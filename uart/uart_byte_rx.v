==> flow/design.v <==
module rx_bps_gen(
    input wire clk,
    input wire rst,
    input wire[3:0] baud_set,
    input wire byte_en,
    input wire rx_done,
    output reg bps_clk
    );
    parameter system_clk = 50_000_000;
    localparam bps9600 = system_clk/9600/9 - 1;
    localparam bps19200 = system_clk/19200/9 - 1;
    localparam bps38400 = system_clk/38400/9 - 1;
    localparam bps57600 = system_clk/57600/9 - 1;
    localparam bps115200 = system_clk/115200/9 - 1;
    localparam bps230400 = system_clk/230400/9 - 1;
    localparam bps460800 = system_clk/460800/9 - 1;
    localparam bps921600 = system_clk/921600/9 - 1;
    reg[12:0] bps_param;
    always@(posedge clk or negedge rst)
        if (!rst)
            bps_param <= 12'd0;
        else begin
            case (baud_set)
            4'd0: bps_param <= bps9600;
            4'd1: bps_param <= bps19200;
            4'd2: bps_param <= bps38400;
            4'd3: bps_param <= bps57600;
            4'd4: bps_param <= bps115200;
            4'd5: bps_param <= bps230400;
            4'd6: bps_param <= bps460800;
            4'd6: bps_param <= bps921600;
            default: bps_param <= bps9600;
            endcase
        end
    localparam STATE_IDEL = 1'b0;
    localparam STATE_RECV = 1'b1;
    reg state;
    reg bps_en;
    always@(posedge clk or negedge rst)
        if (!rst) begin
            state <= 1'b0;
            bps_en <= 1'b0;
        end       
        else begin
            case (state)
            STATE_IDEL: begin
                if (byte_en) begin
                    state <= STATE_RECV;
                    bps_en <= 1'b1;
                end
                else begin 
                    state <= STATE_IDEL;
                    bps_en <= 1'b0;
                end
            end
            STATE_RECV: begin
                if (rx_done) begin
                    state <= STATE_IDEL;
                    bps_en <= 1'b0;
                end
                else begin
                    state <= STATE_RECV;
                    bps_en <= 1'b1;
                end
            end
            default:;
            endcase
        end 
    reg[12:0] bps_cnt;
    always@(posedge clk or negedge rst)
        if (!rst)
            bps_cnt <= 13'd0;
        else if (bps_en) begin
            if (bps_cnt == bps_param)
                bps_cnt <= 13'd0;
            else 
                bps_cnt <= bps_cnt + 13'd1;
        end
        else 
            bps_cnt <= 13'd0;
     always@(posedge clk or negedge rst)
        if (!rst)
            bps_clk <= 1'b0;
        else if (bps_cnt == 12'd1)
            bps_clk <= 1'b1;
        else
            bps_clk <= 1'b0;
endmodule
module uart_byte_rx(
    input wire clk,
    input wire rst,
    input wire[3:0] baud_set,
    input wire rs232_rx,
    output reg[7:0] rx_data,
    output reg rx_done
    );
    reg rs232_rx0;
    reg rs232_rx1;
    reg rs232_rx2;
    reg rs232_rx3;
    always@(posedge clk or negedge rst)
        if (!rst) begin
            rs232_rx0 <= 1'b0;
            rs232_rx1 <= 1'b0;
            rs232_rx2 <= 1'b0;
            rs232_rx3 <= 1'b0;
        end
        else begin
            rs232_rx0 <= rs232_rx;
            rs232_rx1 <= rs232_rx0;
            rs232_rx2 <= rs232_rx1;
            rs232_rx3 <= rs232_rx2;
        end 
    wire neg = rs232_rx3&rs232_rx2&(!rs232_rx1)&(!rs232_rx0);
    wire byte_en = neg;
    wire bps_clk;
    rx_bps_gen rx_bps_gen_inst(
        .clk(clk),
        .rst(rst),
        .baud_set(baud_set),
        .byte_en(byte_en),
        .rx_done(rx_done),
        .bps_clk(bps_clk)
    );
    reg[6:0] bps_cnt;
    always@(posedge clk or negedge rst)
        if (!rst)
            bps_cnt <= 7'd0;
        else if (byte_en&bps_clk) begin
            if (bps_cnt == 7'd89)
                bps_cnt <= 7'd0;
            else 
                bps_cnt <= bps_cnt + 7'd1;
        end
        else 
            bps_cnt <= bps_cnt;
    reg[1:0] start_bit;
    reg[1:0] stop_bit;
    reg[1:0] tmp[7:0];
    always@(posedge clk or negedge rst)
        if (!rst) begin
            tmp[0] <= 2'd0;
            tmp[1] <= 2'd0;
            tmp[2] <= 2'd0;
            tmp[3] <= 2'd0;
            tmp[4] <= 2'd0;
            tmp[5] <= 2'd0;
            tmp[6] <= 2'd0;
            tmp[7] <= 2'd0;
            start_bit <= 2'd0;
            stop_bit <= 2'd0;
        end
        else if (bps_clk) begin
            case (bps_cnt)
            7'd0: begin
                tmp[0] <= 2'd0;
                tmp[1] <= 2'd0;
                tmp[2] <= 2'd0;
                tmp[3] <= 2'd0;
                tmp[4] <= 2'd0;
                tmp[5] <= 2'd0;
                tmp[6] <= 2'd0;
                tmp[7] <= 2'd0;
                start_bit <= 2'd0;
                stop_bit <= 2'd0;
            end
            7'd4,  7'd5,  7'd6:  start_bit <= start_bit + rs232_rx;
            7'd13, 7'd14, 7'd15: tmp[0] <= tmp[0] + rs232_rx;
            7'd22, 7'd23, 7'd24: tmp[1] <= tmp[1] + rs232_rx;
            7'd32, 7'd33, 7'd34: tmp[2] <= tmp[2] + rs232_rx;
            7'd39, 7'd40, 7'd41: tmp[3] <= tmp[3] + rs232_rx;
            7'd48, 7'd49, 7'd50: tmp[4] <= tmp[4] + rs232_rx;
            7'd57, 7'd58, 7'd59: tmp[5] <= tmp[5] + rs232_rx;
            7'd66, 7'd67, 7'd68: tmp[6] <= tmp[6] + rs232_rx;
            7'd75, 7'd76, 7'd77: tmp[7] <= tmp[7] + rs232_rx;
            7'd84, 7'd85, 7'd86: stop_bit <= stop_bit + rs232_rx;
            default:;
            endcase
        end
    always@(posedge clk or negedge rst)
        if (!rst)
            rx_data <= 8'd0;
        else if (bps_clk && bps_cnt == 7'd89) begin
            rx_data <= {tmp[7][1], tmp[6][1], tmp[5][1], tmp[4][1], 
                        tmp[3][1], tmp[3][1], tmp[1][1], tmp[0][1]};
        end 
        else
            rx_data <= rx_data;
    always@(posedge clk or negedge rst)
        if (!rst)
            rx_done <= 1'b0;
        else if (bps_cnt == 7'd89)
            rx_done <= 1'b1;
        else 
            rx_done <= 1'b0;
endmodule
### From RTL to reports: uart_byte_rx

Tool output for the design above, in the order of the flow.
Line numbers count from 1 in the design file above.
Cell names lack the library's common part.
Not given: n/a

* top module: uart_byte_rx
* clock input: clk
* cell library: sky130hd
* timing corner: tt_025C_1v80

### Word-level counts

Counts by Yosys on the flattened word-level netlist (proc, flatten, opt, wreduce). Print and check cells are left out. Cells with the same type and inputs are merged into one.

* word-level cells: 103
* flip-flop bits (word level): 62
* output and inout bits: 9

* muxes and demuxes: 16
* equality and inequality tests: 30
* bitwise gates (word level): 5
* add/subtract/negate cells: 9
* reduce/logical cells: 25

Operators with widths (count)
* 7-bit by 6-bit == test with 1-bit output with constant B: 9
* 10-bit case mux with 6-bit select: 1
* 7-bit == test with constant B: 7
* 2-bit case mux with 2-bit select: 7
* 13-bit 2-to-1 mux: 2
* 3-bit OR reduction: 7
* 7-bit by 4-bit == test with 1-bit output with constant B: 3
* 7-bit by 5-bit == test with 1-bit output with constant B: 3
* 2-bit by 1-bit adder with 2-bit output: 7
* 2-bit AND reduction: 7
* 2-bit nonzero test: 7
* 13-bit by 1-bit adder with 13-bit output with constant B: 1
* 13-bit by 1-bit == test with 1-bit output with constant B: 1
* 13-bit == test: 1
* 4-bit by 3-bit == test with 1-bit output with constant B: 3
* 4-bit by 2-bit == test with 1-bit output with constant B: 2
* 7-bit by 1-bit adder with 7-bit output with constant B: 1
* 7-bit zero test: 1
* 7-bit 2-to-1 mux: 1
* 1-bit bitwise AND: 4
* 4-bit by 1-bit == test with 1-bit output with constant B: 1
* 1-bit 2-to-1 mux: 4
* 1-bit zero test: 2
* 1-bit case mux with 2-bit select: 1
* 1-bit logical AND: 1
* 1-bit inverter: 1

### Logic depth

Yosys ltp: most cells in a row. Word level: on the elaborated netlist, between registers, memories and ports. Mapped: between sequential cells and ports; inverters and the memories' decode and read muxes count.

* depth in word-level cells: 5
* ABC_AREA: 0
* depth in mapped cells: 7
* mapped depth without buffers: 7

### Synthesis result

Source: synth_stat.txt of the flow (Yosys; design flattened, memories mapped). It holds for the ABC_AREA given above (unset counts as 0); a run with the other value may have another netlist.

* buffers: 14
* flip-flops: 58
* synthesis area: 3019.1 µm²
* sequential area: 1451.4 µm²
* mapped cells: 280

Cell types
* dfrtp_1: count 58, total area 1.45E+03 µm²
* xnor2_1: count 19, total area 166.41 µm²
* ha_1: count 13, total area 162.656 µm²
* mux2_4: count 7, total area 105.101 µm²
* nand2_1: count 23, total area 86.333 µm²
* nor2_1: count 22, total area 82.579 µm²
* mux2i_1: count 7, total area 70.067 µm²
* nand3_1: count 13, total area 65.062 µm²
* inv_1: count 14, total area 52.55 µm²
* nor3_1: count 9, total area 45.043 µm²
* xor2_1: count 5, total area 43.792 µm²
* and3_1: count 6, total area 37.536 µm²
* and4bb_2: count 3, total area 37.536 µm²
* buf_2: count 7, total area 35.034 µm²
* o21ai_0: count 7, total area 35.034 µm²
* buf_6: count 3, total area 33.782 µm²
* mux2_2: count 3, total area 33.782 µm²
* nand4_1: count 5, total area 31.28 µm²

Other cell types: 35; their cells: 56.
By module: a second synthesis without flattening, with its own total; a netlist apart from the flattened one above.

* cells (unflattened synthesis): 288
* area (unflattened synthesis): 3026.7 µm²

Each row is one instance without its submodules.

By module
* uart_byte_rx: seq. area 825.8 µm², cells 173, area 1788.0 µm², times used 1
* rx_bps_gen: seq. area 625.6 µm², cells 115, area 1238.7 µm², times used 1

### Worst setup path after synthesis

OpenSTA on the mapped netlist: ideal clock, no wires. The path of least setup slack (recovery checks aside). Input and output delay are each 20% of the period. Register names are those of the netlist, which keeps one name where synthesis merged equal registers.

* kind: register to register
* start point: reg bps_cnt[0]
* end point: reg tmp[7][1]
* stages on the path: 7
* period: 1.95 ns
* launch time at the first pin: 0.000 ns
* delay of the path: 1.602 ns
* arrival time: 1.482 ns
* slack: 0.348 ns
* buffers on the path: 0
* data required time: 1.830 ns
* period reached after synthesis: 1.602 ns

"delay of the path" is the arrival time less input delay plus setup time.
"stages on the path" counts driving pins, that of a launching flip-flop among them; a cell with two outputs on the path counts twice.
"period reached after synthesis" is the clock period less the worst setup slack; recovery checks do not enter. This is arithmetic on one report: input and output delays are still those of the set period (20% each).
The rows between start and end are the longest chain of elaborated cells between them; the timing report does not say that the signal goes this way. Where chains are equally long, one stands for them.
Each line given opens the expression or statement behind the cell; cells for indexed reads and writes are added by Yosys, which also makes memories of some case tables.
A register here has more assigning lines than the two given.

* cell sequence: dfrtp_1 -> inv_1 -> ha_1 -> or3b_1 -> o2111a_1 -> and3_1 -> a31o_1
* cells in the longest elaborated chain: 4

Ends and longest elaborated chain, post-synthesis
* start, declared: line 125 `reg[6:0] bps_cnt;`
* start, assigned: line 133 `bps_cnt <= bps_cnt + 7'd1;`
* start, assigned: line 136 `bps_cnt <= bps_cnt;`
* 7-bit == test: line 154 `case (bps_cnt)`
* 3-bit OR reduction: line 154
* 2-bit nonzero test
* 2-bit AND reduction
* end, assigned: line 149 `tmp[7] <= 2'd0;`
* end, assigned: line 175 `7'd75, 7'd76, 7'd77: tmp[7] <= tmp[7] + rs232_rx;`
* end, declared: line 139 `reg[1:0] tmp[7:0];`

### Path in the finished layout

Path of least setup slack in the final report of flow run A (OpenROAD, finished layout, wires in). Where an end is a register, its clock arrival counts in the times.

* kind: register to register
* start point: reg bps_cnt[1]
* end point: reg tmp[0][0]
* buffers on the path: 2
* data required time: 1.31 ns
* period: 1.07 ns
* slack: -0.71 ns
* arrival time: 2.02 ns
* launch time at the first pin: 0.34 ns
* stages on the path: 8

The rows between start and end are the longest chain of elaborated cells between them; the timing report does not say that the signal goes this way. Where chains are equally long, one stands for them.
A register here has more assigning lines than the two given.

* cell sequence: dfrtp_2 -> buf_4 -> buf_6 -> ha_4 -> o31a_1 -> nand3_2 -> nor3b_4 -> mux2i_1
* cells in the longest elaborated chain: 4

Ends and longest elaborated chain, after layout
* start, declared: line 125 `reg[6:0] bps_cnt;`
* start, assigned: line 133 `bps_cnt <= bps_cnt + 7'd1;`
* start, assigned: line 136 `bps_cnt <= bps_cnt;`
* 7-bit by 4-bit == test with 1-bit output: line 154 `case (bps_cnt)`
* 3-bit OR reduction: line 154
* 2-bit nonzero test
* 2-bit AND reduction
* end, assigned: line 156 `tmp[0] <= 2'd0;`
* end, assigned: line 168 `7'd13, 7'd14, 7'd15: tmp[0] <= tmp[0] + rs232_rx;`
* end, declared: line 139 `reg[1:0] tmp[7:0];`

# Flow runs of uart_byte_rx

2 stored runs of uart_byte_rx in the flow (synthesis by Yosys, layout by OpenROAD, sky130hd cells), in arbitrary order. Constraints: input delay and output delay 20% of the set period each, output load 0.01 pF.
"achieved clock period": clock period set for the run, less the worst setup slack. It is reckoned from that one timing run; input and output delays stay at 20% of the period that was set.
"time on the worst setup path" = time allowed to the worst setup path (clock period - input delay - output delay, where it has them) - its slack; a late launch clock adds to it, a late capture clock takes from it.
"total design power" is the tool's figure for a default switching activity; nothing was simulated.

### Flow run A

Settings: `period_ns=1.07`, `CORE_UTILIZATION=59`, `PLACE_DENSITY=0.59`, `HOLD_SLACK_MARGIN=0.27`, `CORE_ASPECT_RATIO=1.72`, `TNS_END_PERCENT=95`, `GPL_ROUTABILITY_DRIVEN=0`, `MAX_ROUTING_LAYER=met5`, `CAP_MARGIN=20`, `CORE_MARGIN=2`, `SLEW_MARGIN=20`

- Total design power: 6700 uW
- Yosys chip area after synthesis: 3019.1 µm²
- Utilization after layout: 0.858
- Standard-cell area after routing: 4272.9 µm²
- Time on the worst setup path: 1.78 ns
- Kind of the worst setup path: register to register
- Die size: 5726.6 µm²
- Setup total negative slack: -22.745 ns
- Setup slack of the critical path: -0.709 ns
- Achieved clock period: 1.779 ns

### Flow run B

Settings: `period_ns=2.27`, `CORE_UTILIZATION=65`, `PLACE_DENSITY=0.48`, `HOLD_SLACK_MARGIN=0.05`, `CELL_PAD_IN_SITES_GLOBAL_PLACEMENT=1`, `CELL_PAD_IN_SITES_DETAIL_PLACEMENT=0`, `GPL_TIMING_DRIVEN=0`, `CTS_CLUSTER_SIZE=38`, `CTS_CLUSTER_DIAMETER=32`, `SLEW_MARGIN=40`, `CAP_MARGIN=20`, `CORE_MARGIN=2`

- Total design power: 2800 uW
- Yosys chip area after synthesis: 3019.1 µm²
- Utilization after layout: 0.786
- Standard-cell area after routing: 3469.6 µm²
- Time on the worst setup path: 1.83 ns
- Kind of the worst setup path: register to register
- Die size: 5206.3 µm²
- Setup total negative slack: 0.000 ns
- Setup slack of the critical path: 0.437 ns
- Achieved clock period: 1.833 ns
