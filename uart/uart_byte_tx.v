==> flow/design.v <==
module tx_bps_gen(
    input wire clk,
    input wire rst,
    input wire[3:0] baud_set,
    input wire byte_en,
    input wire tx_done,
    output reg bps_clk
    );
    parameter system_clk = 50_000_000;
    localparam bps9600 = system_clk/9600/10 - 1;
    localparam bps19200 = system_clk/19200/10 - 1;
    localparam bps38400 = system_clk/38400/10 - 1;
    localparam bps57600 = system_clk/57600/10 - 1;
    localparam bps115200 = system_clk/115200/10 - 1;
    localparam bps230400 = system_clk/230400/10 - 1;
    localparam bps460800 = system_clk/460800/10 - 1;
    localparam bps921600 = system_clk/921600/10 - 1;
    reg[31:0] bps_param;
    always@(posedge clk or negedge rst)
        if (!rst)
            bps_param <= bps9600;
        else begin
            case (baud_set)
            4'd0: bps_param <= bps9600;
            4'd1: bps_param <= bps19200;
            4'd2: bps_param <= bps38400;
            4'd3: bps_param <= bps57600;
            4'd4: bps_param <= bps115200;
            4'd5: bps_param <= bps230400;
            4'd6: bps_param <= bps460800;
            4'd7: bps_param <= bps921600;
            default: bps_param <= bps9600;
            endcase
        end 
    localparam STATE_IDEL = 1'd0;
    localparam STATE_SEND = 1'd1;
    reg bps_en;
    reg state;
    always@(posedge clk or negedge rst)
        if (!rst) begin
            state <= STATE_IDEL;
            bps_en <= 1'b0;
        end
        else begin
            case (state)
                STATE_IDEL:begin
                    if (byte_en) begin
                        state <= STATE_SEND;
                        bps_en <= 1'b1;
                    end
                    else begin
                        state <= STATE_IDEL;
                        bps_en <= 1'b0;
                    end
                end
                STATE_SEND:begin
                    if (tx_done)  begin
                        state <= STATE_IDEL;
                        bps_en <= 1'b0;
                    end
                    else begin 
                        state <= STATE_SEND;
                        bps_en <= 1'b1;
                    end
                end
                default: begin
                    state <= STATE_IDEL;
                    bps_en <= 1'b0;
                end
            endcase
        end        
    reg[12:0] count;
    always@(posedge clk or negedge rst)
        if (!rst)
            count <= 13'd0;
        else if (bps_en == 1'd0)
            count <= 13'd0;
        else begin
            if (count == bps_param)
                count <= 13'd0;
            else 
                count <= count + 13'd1;
        end
    always@(posedge clk or negedge rst)
        if (!rst)
            bps_clk <= 1'b0;
        else if (count == 12'd1)
            bps_clk <= 1'b1;
        else 
            bps_clk <= 1'b0;
endmodule
module uart_byte_tx(
    input wire clk,
    input wire rst,
    input wire[3:0] baud_set,
    input wire byte_en,
    input wire[7:0] data_tx,
    output reg tx_done,
    output reg rs232_tx
    );
    wire bps_clk;
    reg[3:0] bps_cnt;
    reg[7:0] data;
    tx_bps_gen tx_bps_gen_inst(
        .clk(clk),
        .rst(rst),
        .baud_set(baud_set),
        .byte_en(byte_en),
        .tx_done(tx_done),
        .bps_clk(bps_clk)
        );
    always@(posedge clk or negedge rst)
        if (!rst)
            bps_cnt <= 4'd0;
        else if (bps_cnt == 4'd11) 
            bps_cnt <= 4'd0;
        else if (bps_clk) 
            bps_cnt <= bps_cnt + 4'd1;
        else 
            bps_cnt <= bps_cnt;
    always@(posedge clk or negedge rst)
        if (!rst)
            data <= 8'd0;
        else if (bps_clk & bps_cnt == 4'd1)
            data <= data_tx;
        else
            data <= data;
    always@(posedge clk or negedge rst)
        if (!rst)
            rs232_tx <= 1'd0;
        else begin
            case (bps_cnt)
            4'd1: rs232_tx <= 0;
            4'd2: rs232_tx <= data[0];
            4'd3: rs232_tx <= data[1];
            4'd4: rs232_tx <= data[2];
            4'd5: rs232_tx <= data[3];
            4'd6: rs232_tx <= data[4];
            4'd7: rs232_tx <= data[5];
            4'd8: rs232_tx <= data[6];
            4'd9: rs232_tx <= data[7];
            4'd10: rs232_tx <= 1;
            default: rs232_tx <= 0;
            endcase
        end
    always@(posedge clk or negedge rst)
        if (!rst)
            tx_done <= 1'd0;
        else if (bps_cnt == 4'd11)
            tx_done <= 1'd1;
        else 
            tx_done <= 1'd0;
endmodule
== Reports on uart_byte_tx ==
The steps from the RTL of uart_byte_tx to its reports follow in flow order.
Lines are those of the file above, counted from 1.
Operators: Yosys type, input widths -> output width; for muxes data width and select width s.
A cell with n/a has no value.

* Top: uart_byte_tx
* Clock: clk
* Cell library: sky130hd
* Library corner: tt_025C_1v80

== Word-level counts ==
Yosys after proc, flatten, opt, wreduce and memory -nomap, before mapping. Memory bits, and registers merged into a memory's read port (data or address), are not among the register bits. Print and check cells are not counted. Equal cells are merged and count once.
Memory sizes are those after Yosys's memory passes, which may raise the word count (mostly to a power of two), join words into wider ones and drop unused or constant bits.

* Memories kept: 1
* Word-level cells: 38
* Output and inout port bits: 2
* Bits in read-only memories: 80
* Flip-flop bits (word level): 61

{| class="wikitable"
|+ Memory list
! name !! depth !! bits a word !! rd ports !! wr ports !! line !! source
|-
| (name not given) || 8 || 10 || 1 || 0 || 23 || <nowiki>case (baud_set)</nowiki>
|}

* Reductions and logical operators: 1
* Add/subtract/negate cells: 2
* Equal/unequal tests: 13
* Bitwise gates (word level): 2
* Multiplexer cells: 11

{| class="wikitable"
|+ Operators with widths
! cell !! number
|-
| $eq 13x32->1 || 1
|-
| $mux 32 || 1
|-
| $mux 13 || 2
|-
| $eq 4x3->1 const B || 4
|-
| $eq 4x4->1 const B || 4
|-
| $add 13x1->13 const B || 1
|-
| $eq 13x1->1 const B || 1
|-
| $pmux 1 s9 || 1
|-
| $eq 4x2->1 const B || 2
|-
| $mux 4 || 2
|-
| $add 4x1->4 const B || 1
|-
| $eq 4x1->1 const B || 1
|-
| $mux 1 || 4
|-
| $reduce_bool 2->1 || 1
|-
| $pmux 1 s2 || 1
|-
| $and 1x1->1 || 1
|-
| $not 1->1 || 1
|}

== Depth ==
Depth = most cells in a row (Yosys ltp): at word level without a register or memory, in the mapped netlist without a sequential cell, where the memories' decode and read muxes count.

* Depth in word-level cells: 3
* ABC_AREA: 1
* Mapped depth: 10

== Mapped cells and area ==
The flow's flattened synthesis, as Yosys stat reports it; memories are mapped. The netlist is that of the ABC_AREA named above (0 if unset); the other value can give another one.

{| class="wikitable"
|+ Cells by type
! type !! number
|-
| sky130_fd_sc_hd__dfrtp_1 || 35
|-
| sky130_fd_sc_hd__nand2_1 || 43
|-
| sky130_fd_sc_hd__nor2_1 || 39
|-
| sky130_fd_sc_hd__inv_1 || 34
|-
| sky130_fd_sc_hd__ha_1 || 10
|-
| sky130_fd_sc_hd__dfstp_2 || 4
|-
| sky130_fd_sc_hd__mux2_2 || 9
|-
| sky130_fd_sc_hd__xor2_1 || 9
|-
| sky130_fd_sc_hd__nand3_1 || 14
|-
| sky130_fd_sc_hd__xnor2_1 || 4
|-
| sky130_fd_sc_hd__nand4_1 || 3
|-
| sky130_fd_sc_hd__nor3_1 || 3
|-
| sky130_fd_sc_hd__o21ai_0 || 3
|-
| sky130_fd_sc_hd__buf_6 || 1
|-
| sky130_fd_sc_hd__a21oi_1 || 2
|-
| sky130_fd_sc_hd__nand3_2 || 1
|-
| sky130_fd_sc_hd__a22oi_1 || 1
|-
| sky130_fd_sc_hd__o211ai_1 || 1
|}

Other cell types: 6; their cells: 6.

* Cell count: 222
* Sequential part of the area: 980.9 um^2
* Flip-flops: 39
* Mapped area: 1956.9 um^2
* Buffer cells: 1

== Path before layout ==
OpenSTA on the mapped netlist: ideal clock, no wires. The path of least setup slack (recovery checks aside). Input and output delay are each 20% of the period. Register names are those of the netlist, which keeps one name where synthesis merged equal registers.

* Kind: reg-to-reg
* Start: register tx_bps_gen_inst.count[0]
* End: register tx_bps_gen_inst.count[10]
* Arrival: 1.187 ns
* Path slack: 0.044 ns
* Delay of the path: 1.307 ns
* Buffers on the path: 0
* Driving pins on the path: 8
* Clock period: 1.35 ns
* Synthesis period reached: 1.306 ns

"delay of the path" = arrival - input delay + setup time.
"driving pins on the path" counts driving pins, that of a launching flip-flop among them; a cell with two outputs on the path counts twice.
"synthesis period reached" = period - worst setup slack (recovery checks aside). The figure is calculated, with input and output delays left at 20% of the set period.
Between the ends stands the longest chain of elaborated cells between them, by number of cells; it is not shown to be the way that was timed. Of several equally long chains one is given.
Each line given opens the expression or statement behind the cell; cells for indexed reads and writes are added by Yosys, which also makes memories of some case tables.
A register here has more assigning lines than the two given.

* Cells stage by stage: sky130_fd_sc_hd__dfrtp_1 -> sky130_fd_sc_hd__ha_1 -> sky130_fd_sc_hd__nand2_1 -> sky130_fd_sc_hd__nor2_1 -> sky130_fd_sc_hd__nand2_1 -> sky130_fd_sc_hd__nor2_1 -> sky130_fd_sc_hd__xor2_1 -> sky130_fd_sc_hd__nor2_1
* Cells in the longest elaborated chain: 3
* Elaborated cells between the ends (all ways): 4
* Those cells by class: 1 x add/sub; 1 x eq/ne; 2 x mux

{| class="wikitable"
|+ RTL lines, path after synthesis
! element !! line !! source
|-
| from (decl) || 72 || <nowiki>reg[12:0] count;</nowiki>
|-
| from (assign) || 75 || <nowiki>count <= 13'd0;</nowiki>
|-
| from (assign) || 82 || <nowiki>count <= count + 13'd1;</nowiki>
|-
| $add 13x1->13 || 82 ||
|-
| $mux 13 || 79 || <nowiki>if (count == bps_param)</nowiki>
|-
| $mux 13 || 76 || <nowiki>else if (bps_en == 1'd0)</nowiki>
|-
| to (assign) || 75 ||
|-
| to (assign) || 82 ||
|-
| to (decl) || 72 ||
|}

Data sheet: physical implementation of uart_byte_tx

Top module uart_byte_tx; platform sky130hd; tools Yosys and OpenROAD; 2 stored runs in no particular order. Input and output delays are each 20% of the period that was set; the output load is 0.01 pF.

=== Entry A ===
{| class="wikitable"
! Setting !! Value
|-
| period_ns || 1.45
|-
| CORE_UTILIZATION || 57
|-
| SETUP_SLACK_MARGIN || 0.01
|-
| PLACE_DENSITY_LB_ADDON || 0.2
|-
| CORE_ASPECT_RATIO || 0.8
|-
| CELL_PAD_IN_SITES_DETAIL_PLACEMENT || 2
|-
| ABC_AREA || 1
|-
| CTS_CLUSTER_DIAMETER || 199
|-
| MAX_ROUTING_LAYER || met5
|-
| CAP_MARGIN || 20
|-
| CORE_MARGIN || 2
|-
| SLEW_MARGIN || 20
|}
Stopped before the end: placement reported DPL-0033.

=== Entry B ===
{| class="wikitable"
! Setting !! Value
|-
| period_ns || 1.93
|-
| CORE_UTILIZATION || 65
|-
| SETUP_SLACK_MARGIN || 0.28
|-
| PLACE_DENSITY_LB_ADDON || 0.28
|-
| CORE_MARGIN || 5
|-
| CELL_PAD_IN_SITES_DETAIL_PLACEMENT || 1
|-
| CTS_CLUSTER_DIAMETER || 40
|-
| CAP_MARGIN || 15
|-
| MIN_ROUTING_LAYER || met1
|-
| MAX_ROUTING_LAYER || met4
|-
| SLEW_MARGIN || 20
|}
Stopped before the end: clock tree synthesis reported DPL-0033.
