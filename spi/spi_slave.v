==> flow/design.v <==
module spi_slave(
    input wire clk,
    input wire rst,
    input wire spi_cs,
    input wire spi_clk,
    input wire spi_mosi,
    output reg rx_data_valid,
    output reg[BIT_LEN-1:0] rx_data
);
    parameter BIT_LEN = 8;
    parameter CPOL = 1'b0;
    parameter CPHA = 1'b1;
    reg[3:0] spi_cs_tmp;
    reg[3:0] spi_clk_tmp;
    reg[3:0] spi_mosi_tmp;
    reg sample;
    reg spi_clk_pos;
    reg spi_clk_neg;
    wire rx_en;
    reg[4:0] rx_bit_cnt;
    assign rx_en = ~spi_cs_tmp[3];
    always@(posedge clk or negedge rst)
        if (!rst)
            spi_cs_tmp <= 4'd0;
        else 
            spi_cs_tmp <= {spi_cs_tmp[2:0], spi_cs};
    always@(posedge clk or negedge rst)
        if (!rst)
            spi_clk_tmp <= 4'd0;
        else 
            spi_clk_tmp <= {spi_clk_tmp[2:0], spi_clk};
    always@(posedge clk or negedge rst)
        if (!rst)
            spi_mosi_tmp <= 4'd0;
        else 
            spi_mosi_tmp <= {spi_mosi_tmp[2:0], spi_mosi};    
    always@(posedge clk or negedge rst) 
        if (!rst)
            spi_clk_pos <= 1'b0;
        else if (spi_clk_tmp[2] == 1'b0 && spi_clk_tmp[1] == 1'b1)
            spi_clk_pos <= 1'b1;
        else
            spi_clk_pos <= 1'b0;
    always@(posedge clk or negedge rst)
        if (!rst)
            spi_clk_neg <= 1'b0;
        else if (spi_clk_tmp[2] == 1'b1 && spi_clk_tmp[1] == 1'b0)
            spi_clk_neg <= 1'b1;
        else
            spi_clk_neg <= 1'b0;
    always@(posedge clk or negedge rst)
        if (!rst)
            sample <= 1'b0;
        else if (CPOL == 1'b0 && CPHA == 1'b0)
            sample <= spi_clk_pos;
        else if (CPOL == 1'b0 && CPHA == 1'b1)
            sample <= spi_clk_neg;
        else if (CPOL == 1'b1 && CPHA == 1'b0)
            sample <= spi_clk_neg;
        else if (CPOL == 1'b1 && CPHA == 1'b1)
            sample <= spi_clk_pos;
        else
            sample <= 1'b0;
    always@(posedge clk or negedge rst)
        if (!rst) begin
            rx_bit_cnt <= 5'd0;
            rx_data_valid <= 1'b0;
        end
        else if (rx_en && sample && rx_bit_cnt < BIT_LEN) begin
            rx_bit_cnt <= rx_bit_cnt + 5'd1;
            rx_data_valid <= 1'b0;
        end
        else if (!rx_en && rx_bit_cnt == BIT_LEN) begin
            rx_bit_cnt <= 5'd0;
            rx_data_valid <= 1'b1;
        end
        else 
            rx_data_valid <= 1'b0;
    always@(posedge clk or negedge rst) 
        if (!rst)
            rx_data <= 'd0;
        else if (rx_en && sample) 
            rx_data <= {rx_data[BIT_LEN - 2:0], spi_mosi_tmp[3]};
        else if (!rx_en)
            rx_data <= 'd0;
        else
            rx_data <= rx_data;
endmodule
# Step by step through the tools: spi_slave
# Tool output for the design above, in the order of the flow.
# Line numbers count from 1 in the design file above.
# Cell names lack the library's common part.
# A cell with -- has no value.
[inputs] top="spi_slave" clock_port="clk" cell_library="sky130hd" pvt_corner="tt_025C_1v80"

# Elaborated design
# Source: Yosys, flattened and elaborated, memories not mapped. Widths are those after wreduce. Registers that Yosys merges into a memory's read port (data or address) are not register bits. Print and check cells do not count. Equal cells are merged and count once.
[bits] register_bits=27 input_bits=5 out_inout_bits=9
[classes] add_sub_neg=1 n_cmp=1 eq_ne=1 muxes=7 logic=2 reduce_and_logical=6
[op_table] cell="two-way mux 8 bit" count=2
[op_table] cell="two-way mux 5 bit" count=2
[op_table] cell="adder 5 x 1 -> 5 bit (second input constant)" count=1
[op_table] cell="less-than comparator 5 x 4 -> 1 bit (second input constant)" count=1
[op_table] cell="== test 5 x 4 -> 1 bit (second input constant)" count=1
[op_table] cell="logical AND 1 bit" count=4
[op_table] cell="nonzero test 2 bit" count=2
[op_table] cell="two-way mux 1 bit" count=3
[op_table] cell="inverter 1 bit" count=2

# Longest topological paths
# Depth = most cells in a row (Yosys ltp): at word level without a register or memory, in the mapped netlist without a sequential cell, where the memories' decode and read muxes count.
[logic_depth] ltp_word=4 abc_area=0 depth_mapped=5 depth_no_buf=5

# Mapped cells and area
# Yosys stat after the flow's synthesis: flattened, memories mapped to cells. It holds for the ABC_AREA given above (unset counts as 0); a run with the other value may have another netlist.
# The area totals of this step are shown rounded.
[mapped] cell_count=65 yosys_area_um2=942.2 flip_flops=27 buf_cells=3
[by_type] type="dfrtp_1" count=27 area_total_um2=675.648
[by_type] type="mux2i_1" count=8 area_total_um2=80.077
[by_type] type="nor2_1" count=9 area_total_um2=33.782
[by_type] type="ha_1" count=2 area_total_um2=25.024
[by_type] type="nor4b_4" count=1 area_total_um2=23.773
[by_type] type="nand2_1" count=4 area_total_um2=15.014
[by_type] type="buf_6" count=1 area_total_um2=11.261
[by_type] type="o21ai_0" count=2 area_total_um2=10.01
[by_type] type="or4b_1" count=1 area_total_um2=10.01
[by_type] type="nand4b_1" count=1 area_total_um2=8.758
[by_type] type="xnor2_1" count=1 area_total_um2=8.758
[by_type] type="inv_1" count=2 area_total_um2=7.507
[by_type] type="o31ai_1" count=1 area_total_um2=7.507
[by_type] type="nor2b_1" count=1 area_total_um2=6.256
[by_type] type="buf_2" count=1 area_total_um2=5.005
[by_type] type="nand3_1" count=1 area_total_um2=5.005
[by_type] type="o21ai_1" count=1 area_total_um2=5.005
[by_type] type="clkbuf_1" count=1 area_total_um2=3.754

# Worst setup path after synthesis
# OpenSTA on the mapped netlist: ideal clock, no wires. The path of least setup slack (recovery checks aside). Input and output delay are each 20% of the period. Register names are those of the netlist, which keeps one name where synthesis merged equal registers.
[synth_path] path_type="register to register" from="reg rx_bit_cnt[3]" to="reg rx_bit_cnt[0]" tclk_ns=2.33 setup_ns=0.129 t_arrival_ns=1.065 required_ns=2.201 path_slack_ns=1.136 delay_ns=1.194 driving_pins=4 period_less_setup_slack_ns=1.194
# "delay_ns" = arrival - input delay + setup time.
# "driving_pins": output pins that drive a net of the path, with the launching flip-flop's if there is one; two outputs of one cell count as two.
# "period_less_setup_slack_ns" is the clock period less the worst setup slack; recovery checks do not enter. This is arithmetic on one report: input and output delays are still those of the set period (20% each).
# The rows between start and end are the longest chain of elaborated cells between them; the timing report does not say that the signal goes this way. Where chains are equally long, one stands for them.
# Each line given opens the expression or statement behind the cell; cells for indexed reads and writes are added by Yosys, which also makes memories of some case tables.
# At most two assigning lines are given for a register; there are more.
[synth_via] cell_sequence="dfrtp_1 -> or4b_1 -> nand2_1 -> o21ai_0" elab_chain_len=4
[synth_lines] element="from (decl)" line=20 text="reg[4:0] rx_bit_cnt;"
[synth_lines] element="from (assign)" line=66 text="rx_bit_cnt <= 5'd0;"
[synth_lines] element="from (assign)" line=70 text="rx_bit_cnt <= rx_bit_cnt + 5'd1;"
[synth_lines] element="== test 5 x 4 -> 1 bit" line=73 text="else if (!rx_en && rx_bit_cnt == BIT_LEN) begin"
[synth_lines] element="logical AND 1 bit" line=73
[synth_lines] element="two-way mux 5 bit" line=73
[synth_lines] element="two-way mux 5 bit" line=69 text="else if (rx_en && sample && rx_bit_cnt < BIT_LEN) begin"
[synth_lines] element="to (assign)" line=66
[synth_lines] element="to (assign)" line=70
[synth_lines] element="to (decl)" line=20

# Path in the finished layout
# Path of least setup slack in the final report of flow run A (OpenROAD, finished layout, wires in). Where an end is a register, its clock arrival counts in the times.
[layout_path] path_type="register to register" from="reg rx_bit_cnt[3]" to="reg rx_bit_cnt[0]" tclk_ns=1.13 setup_ns=0.10 t_arrival_ns=1.44 required_ns=1.35 path_slack_ns=-0.09 driving_pins=4
# The rows between start and end are the longest chain of elaborated cells between them; the timing report does not say that the signal goes this way. Where chains are equally long, one stands for them.
# At most two assigning lines are given for a register; there are more.
[layout_via] cell_sequence="dfrtp_1 -> or4b_4 -> nand2_1 -> o21ai_1" elab_chain_len=4
[layout_lines] element="from (decl)" line=20 text="reg[4:0] rx_bit_cnt;"
[layout_lines] element="from (assign)" line=66 text="rx_bit_cnt <= 5'd0;"
[layout_lines] element="from (assign)" line=70 text="rx_bit_cnt <= rx_bit_cnt + 5'd1;"
[layout_lines] element="== test 5 x 4 -> 1 bit" line=73 text="else if (!rx_en && rx_bit_cnt == BIT_LEN) begin"
[layout_lines] element="logical AND 1 bit" line=73
[layout_lines] element="two-way mux 5 bit" line=73
[layout_lines] element="two-way mux 5 bit" line=69 text="else if (rx_en && sample && rx_bit_cnt < BIT_LEN) begin"
[layout_lines] element="to (assign)" line=66
[layout_lines] element="to (assign)" line=70
[layout_lines] element="to (decl)" line=20

# Flow runs of spi_slave

Below are 2 stored runs of the flow (Yosys, OpenROAD; platform sky130hd) on spi_slave, each with its settings and what was measured, unordered. Constraints: input delay and output delay 20% of the set period each, output load 0.01 pF.
"period_reached_ns" is the run's clock period less its worst setup slack. It is reckoned from that one timing run; input and output delays stay at 20% of the period that was set.
By "timing.worst_path_ns" is meant the share of the clock period that the worst setup path is allowed (20% is reserved at inputs, 20% at outputs), minus its slack. Clock arrival times at its registers enter into it.
"power_total_mw" rests on the timing tool's default activity at the inputs, not on a simulated workload.
Values from the reports are rounded here.

[flow] flow run A: files
==> flow/run.sh <==
#!/bin/bash
# the make line also repeats the synthesis and layout settings of config.mk as NAME=value (left out here)
make -C /OpenROAD-flow-scripts/flow DESIGN_CONFIG=/design/flow/config.mk WORK_HOME=/design/flow/orfs CLKGATE_MAP_FILE= finish
==> flow/config.mk <==
export PLATFORM = sky130hd
export DESIGN_NAME = spi_slave
export DESIGN_NICKNAME = spi_slave
export VERILOG_FILES = /design/flow/design.v
export SDC_FILE = /design/flow/constraint.sdc
export NUM_CORES = 4
export LEC_CHECK = 0
export ABC_AREA = 0
export CAP_MARGIN = 20
export CORE_MARGIN = 2
export CORE_UTILIZATION = 41
export CTS_CLUSTER_DIAMETER = 329
export GPL_ROUTABILITY_DRIVEN = 0
export GPL_TIMING_DRIVEN = 0
export PLACE_DENSITY_LB_ADDON = 0.01
export SETUP_SLACK_MARGIN = 0.12
export SLEW_MARGIN = 20
==> flow/constraint.sdc <==
create_clock -name core_clock -period 1.13 [get_ports {clk}]
set_input_delay 0.2260 -clock core_clock [delete_from_list [all_inputs] [get_ports {clk}]]
set_output_delay 0.2260 -clock core_clock [all_outputs]
set_load 0.01 [all_outputs]

[flow] flow run A: metrics
[metrics] layout_stdcell_area_um2 = 1239
[metrics] synth_chip_area_um2 = 942.2
[metrics] worst_hold_slack_ns = 0.314
[metrics] timing.setup.ws_ns = -0.090
[metrics] timing.worst_path_ns = 1.22
[metrics] worstPathKind = register to register
[metrics] die_footprint_um2 = 2697
[metrics] power_total_mw = 1.927
[metrics] util_frac = 0.565
[metrics] period_reached_ns = 1.220
[metrics] setupTns_ns = -0.243

[flow] flow run B: files
==> flow/run.sh <==
#!/bin/bash
# the make line also repeats the synthesis and layout settings of config.mk as NAME=value (left out here)
make -C /OpenROAD-flow-scripts/flow DESIGN_CONFIG=/design/flow/config.mk WORK_HOME=/design/flow/orfs CLKGATE_MAP_FILE= finish
==> flow/config.mk <==
export PLATFORM = sky130hd
export DESIGN_NAME = spi_slave
export DESIGN_NICKNAME = spi_slave
export VERILOG_FILES = /design/flow/design.v
export SDC_FILE = /design/flow/constraint.sdc
export NUM_CORES = 4
export LEC_CHECK = 0
export ABC_AREA = 1
export CAP_MARGIN = 20
export CELL_PAD_IN_SITES_GLOBAL_PLACEMENT = 3
export CORE_ASPECT_RATIO = 1.76
export CORE_MARGIN = 2
export CORE_UTILIZATION = 51
export CTS_CLUSTER_DIAMETER = 375
export CTS_CLUSTER_SIZE = 28
export GPL_TIMING_DRIVEN = 1
export MAX_ROUTING_LAYER = met5
export PLACE_DENSITY_LB_ADDON = 0.19
export SLEW_MARGIN = 20
==> flow/constraint.sdc <==
create_clock -name core_clock -period 1.76 [get_ports {clk}]
set_input_delay 0.3520 -clock core_clock [delete_from_list [all_inputs] [get_ports {clk}]]
set_output_delay 0.3520 -clock core_clock [all_outputs]
set_load 0.01 [all_outputs]

[flow] flow run B: unfinished; error FLW-0024 in placement
